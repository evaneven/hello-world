==> flow/design.v <==
`timescale 1ns / 1ps
module instruct_mem(
    input logic [5:0]   Addr,
    input logic clk,
    output logic [31:0] instruction
    );
    logic [31:0] inst_mem [63:0];
    assign inst_mem[0] = 32'b00000000000001111000000000000000;  
    assign inst_mem[1] = 32'b10000000000010000000000000000001;  
    assign inst_mem[2] = 32'b10000010000100000000000000000001;  
    assign inst_mem[3] = 32'b00000010000111010000010000000000;  
    assign inst_mem[4] = 32'b00000110001001101000000000000000;  
    assign inst_mem[5] = 32'b00001000001111001000011000000000;  
    assign inst_mem[6] = 32'b00001110001010011000010000000000;  
    assign inst_mem[7] = 32'b10000000001100000000000000000110;  
    assign inst_mem[8] = 32'b00001100000000110000101000000000;  
    assign inst_mem[9] = 32'b00001100001100100000000000000000;  
    always_ff @(posedge clk) begin
        instruction <= inst_mem[Addr];            
    end
endmodule
[Tool chain data of instruct_mem]
Tool output for the design above, in the order of the flow.
Lines are those of the file above, counted from 1.
Library cell names are shortened.
Not given: n/a
Design
  design top: instruct_mem
  clock input: clk
  library: sky130hd
  library corner: tt_025C_1v80

[Word level]
Counts by Yosys on the flattened word-level netlist (proc, flatten, opt, wreduce). Print and check cells are left out. Cells with the same type and inputs are merged into one.
Cells by class
  eq/ne operators: 63
  reduce/logical cells: 1
  multiplexer cells: 1
Operator list (number)
  32-bit parallel mux with 64-bit select: 1
  6-bit == test (second input constant): 32
  6-bit by 5-bit == test with 1-bit output (second input constant): 16
  6-bit by 4-bit == test with 1-bit output (second input constant): 8
  6-bit by 3-bit == test with 1-bit output (second input constant): 4
  6-bit by 2-bit == test with 1-bit output (second input constant): 2
  6-bit by 1-bit == test with 1-bit output (second input constant): 1
  6-bit zero test: 1
Storage and ports
  elaborated cells: 66
  output and inout port bits: 32
  input bits: 7
  bits in registers: 32

[Logic depth]
Yosys ltp: most cells in a row. Word level: on the elaborated netlist, between registers, memories and ports. Mapped: between sequential cells and ports; inverters and the memories' decode and read muxes count.
Depth
  depth in word-level cells: 2
  ABC_AREA: 0
  gate-level depth with buffers: 5
  depth with buffers taken out: 3

[Netlist]
Source: synth_stat.txt of the flow (Yosys; design flattened, memories mapped). It holds for the ABC_AREA given above (unset counts as 0); a run with the other value may have another netlist.
Cell types
  dfxtp_1: number 16, total area 320.307 µm²
  buf_4: number 17, total area 127.622 µm²
  a21oi_1: number 6, total area 30.029 µm²
  o2bb2ai_1: number 3, total area 26.275 µm²
  nor3_1: number 5, total area 25.024 µm²
  buf_6: number 2, total area 22.522 µm²
  a211oi_1: number 2, total area 15.014 µm²
  nor2_1: number 4, total area 15.014 µm²
  o21ai_0: number 3, total area 15.014 µm²
  nand2b_4: number 1, total area 13.763 µm²
  nor2b_1: number 2, total area 12.512 µm²
  nor4_1: number 2, total area 12.512 µm²
  inv_1: number 3, total area 11.261 µm²
  mux2_2: number 1, total area 11.261 µm²
  nand2_1: number 3, total area 11.261 µm²
  buf_2: number 2, total area 10.01 µm²
  mux2i_1: number 1, total area 10.01 µm²
  nand3_1: number 2, total area 10.01 µm²
Not listed: further types 11, cells in them 12.
Synthesis totals
  chip area (Yosys): 775.7 µm²
  mapped cells: 87
  sequential part of the area: 320.3 µm²
  buffer cells: 23
  flip-flops: 16

[Timing after synthesis]
Source: OpenSTA report_checks on the synthesized netlist (no wires, ideal clock, input and output delay 20% of the period each), path of least setup slack; recovery checks are left aside. Register names are those of the netlist, which keeps one name where synthesis merged equal registers.
Path after synthesis
  path kind: input-to-reg
  start point: in Addr[5]
  end point: reg instruction[17]
  path buffers: 1
  data required time: 0.991 ns
  arrival time: 0.860 ns
  input delay: 0.222 ns
  setup slack: 0.131 ns
  period: 1.11 ns
  driving pins on the path: 3
  launch time at the first pin: 0.222 ns
  delay of the path: 0.757 ns
  setup time: 0.119 ns
  period reached after synthesis: 0.979 ns
"delay of the path" is the arrival time less input delay plus setup time.
"driving pins on the path" counts driving pins, that of a launching flip-flop among them; a cell with two outputs on the path counts twice.
"period reached after synthesis" is the clock period less the worst setup slack; recovery checks do not enter. This is arithmetic on one report: input and output delays are still those of the set period (20% each).
Between the ends stands the longest chain of elaborated cells between them, by number of cells; it is not shown to be the way that was timed. Of several equally long chains one is given.
A line is the first line of the expression or statement that the cell stems from. Yosys adds cells for indexed reads and writes and turns some case tables into memories.
On the way, after synthesis
  cell sequence: or3_1 -> clkbuf_1 -> o21bai_1
  length of the longest elaborated chain: 2
  elaborated cells between the ends (all ways): 65
  source lines of those cells: 1
  those cells by class: eq/ne (63); mux (1); reduce/logical (1)
RTL lines, path after synthesis
  start: declaration: RTL line 3  | input logic [5:0]   Addr,
  6-bit == test: RTL line 19  | instruction <= inst_mem[Addr];
  32-bit parallel mux with 64-bit select: RTL line 19
  end: assignment: RTL line 19
  end: declaration: RTL line 5  | output logic [31:0] instruction

[Worst path after layout]
Path of least setup slack in the final report of run A (OpenROAD, finished layout, wires in). Where an end is a register, its clock arrival counts in the times.
Path post-layout
  path kind: reg-to-output
  start point: reg instruction[2]
  end point: out instruction[2]
  driving pins on the path: 3
  launch time at the first pin: 0.29 ns
  period: 0.783 ns
  external output delay: 0.16 ns
  arrival time: 0.84 ns
  path buffers: 2
  data required time: 0.63 ns
  setup slack: -0.21 ns
On the way, post-layout
  cell sequence: dfxtp_2 -> buf_6 -> buf_6
  length of the longest elaborated chain: 0
  elaborated cells between the ends (all ways): 0
  source lines of those cells: 0
RTL lines, path post-layout
  start: declaration: RTL line 5  | output logic [31:0] instruction
  start: assignment: RTL line 19  | instruction <= inst_mem[Addr];
  end: declaration: RTL line 5

Subject: flow runs of instruct_mem

Hi,

Stored flow runs of instruct_mem (2 of them; Yosys, OpenROAD, sky130hd). They differ in their settings and are not a sequence. Constraints: input delay and output delay 20% of the set period each, output load 0.01 pF.
"achieved clock period (ns)" means the clock period less the worst setup slack. The figure is calculated, with input and output delays left at 20% of the set period.
By "worst setup path time (ns)" is meant the share of the clock period that the worst setup path is allowed (20% is reserved at inputs, 20% at outputs), minus its slack. Clock arrival times at its registers enter into it.
"finish__power__total": no workload was simulated; the value follows from the tool's default switching activity.

Flow files of run A
==> flow/run.sh <==
#!/bin/bash
# the make line also repeats the synthesis and layout settings of config.mk as NAME=value (left out here)
make -C /OpenROAD-flow-scripts/flow DESIGN_CONFIG=/design/flow/config.mk WORK_HOME=/design/flow/orfs CLKGATE_MAP_FILE= finish
==> flow/config.mk <==
export PLATFORM = sky130hd
export DESIGN_NAME = instruct_mem
export DESIGN_NICKNAME = instruct_mem
export VERILOG_FILES = /design/flow/design.v
export SDC_FILE = /design/flow/constraint.sdc
export NUM_CORES = 4
export LEC_CHECK = 0
export CAP_MARGIN = 15
export CELL_PAD_IN_SITES_GLOBAL_PLACEMENT = 0
export CORE_MARGIN = 2
export CORE_UTILIZATION = 50
export CTS_CLUSTER_SIZE = 16
export GPL_TIMING_DRIVEN = 0
export PLACE_DENSITY_LB_ADDON = 0.02
export SLEW_MARGIN = 20
==> flow/constraint.sdc <==
create_clock -name core_clock -period 0.783 [get_ports {clk}]
set_input_delay 0.1566 -clock core_clock [delete_from_list [all_inputs] [get_ports {clk}]]
set_output_delay 0.1566 -clock core_clock [all_outputs]
set_load 0.01 [all_outputs]

report of run A
yosys chip area after synthesis (um^2): 775.7
finish__design__die__area: 1882.7
finish__design__instance__area__stdcell: 1237.4
finish__design__instance__utilization: 0.8410
finish__timing__setup__ws: -0.213
finish__timing__setup__tns: -1.940
finish__timing__hold__ws: 0.152
finish__power__total: 1.847e-03
achieved clock period (ns): 0.996
worst setup path time (ns): 0.84
worst setup path kind: reg-to-output

Flow files of run B
==> flow/run.sh <==
#!/bin/bash
# the make line also repeats the synthesis and layout settings of config.mk as NAME=value (left out here)
make -C /OpenROAD-flow-scripts/flow DESIGN_CONFIG=/design/flow/config.mk WORK_HOME=/design/flow/orfs CLKGATE_MAP_FILE= finish
==> flow/config.mk <==
export PLATFORM = sky130hd
export DESIGN_NAME = instruct_mem
export DESIGN_NICKNAME = instruct_mem
export VERILOG_FILES = /design/flow/design.v
export SDC_FILE = /design/flow/constraint.sdc
export NUM_CORES = 4
export LEC_CHECK = 0
export CAP_MARGIN = 20
export CORE_MARGIN = 2
export CORE_UTILIZATION = 20
export SLEW_MARGIN = 20
==> flow/constraint.sdc <==
create_clock -name core_clock -period 1.13 [get_ports {clk}]
set_input_delay 0.2260 -clock core_clock [delete_from_list [all_inputs] [get_ports {clk}]]
set_output_delay 0.2260 -clock core_clock [all_outputs]
set_load 0.01 [all_outputs]

report of run B
yosys chip area after synthesis (um^2): 775.7
finish__design__die__area: 4393.0
finish__design__instance__area__stdcell: 1134.8
finish__design__instance__utilization: 0.3077
finish__timing__setup__ws: 0.071
finish__timing__setup__tns: 0.000
finish__timing__hold__ws: 0.302
finish__power__total: 1.299e-03
achieved clock period (ns): 1.059
worst setup path time (ns): 0.83
worst setup path kind: reg-to-output

Regards
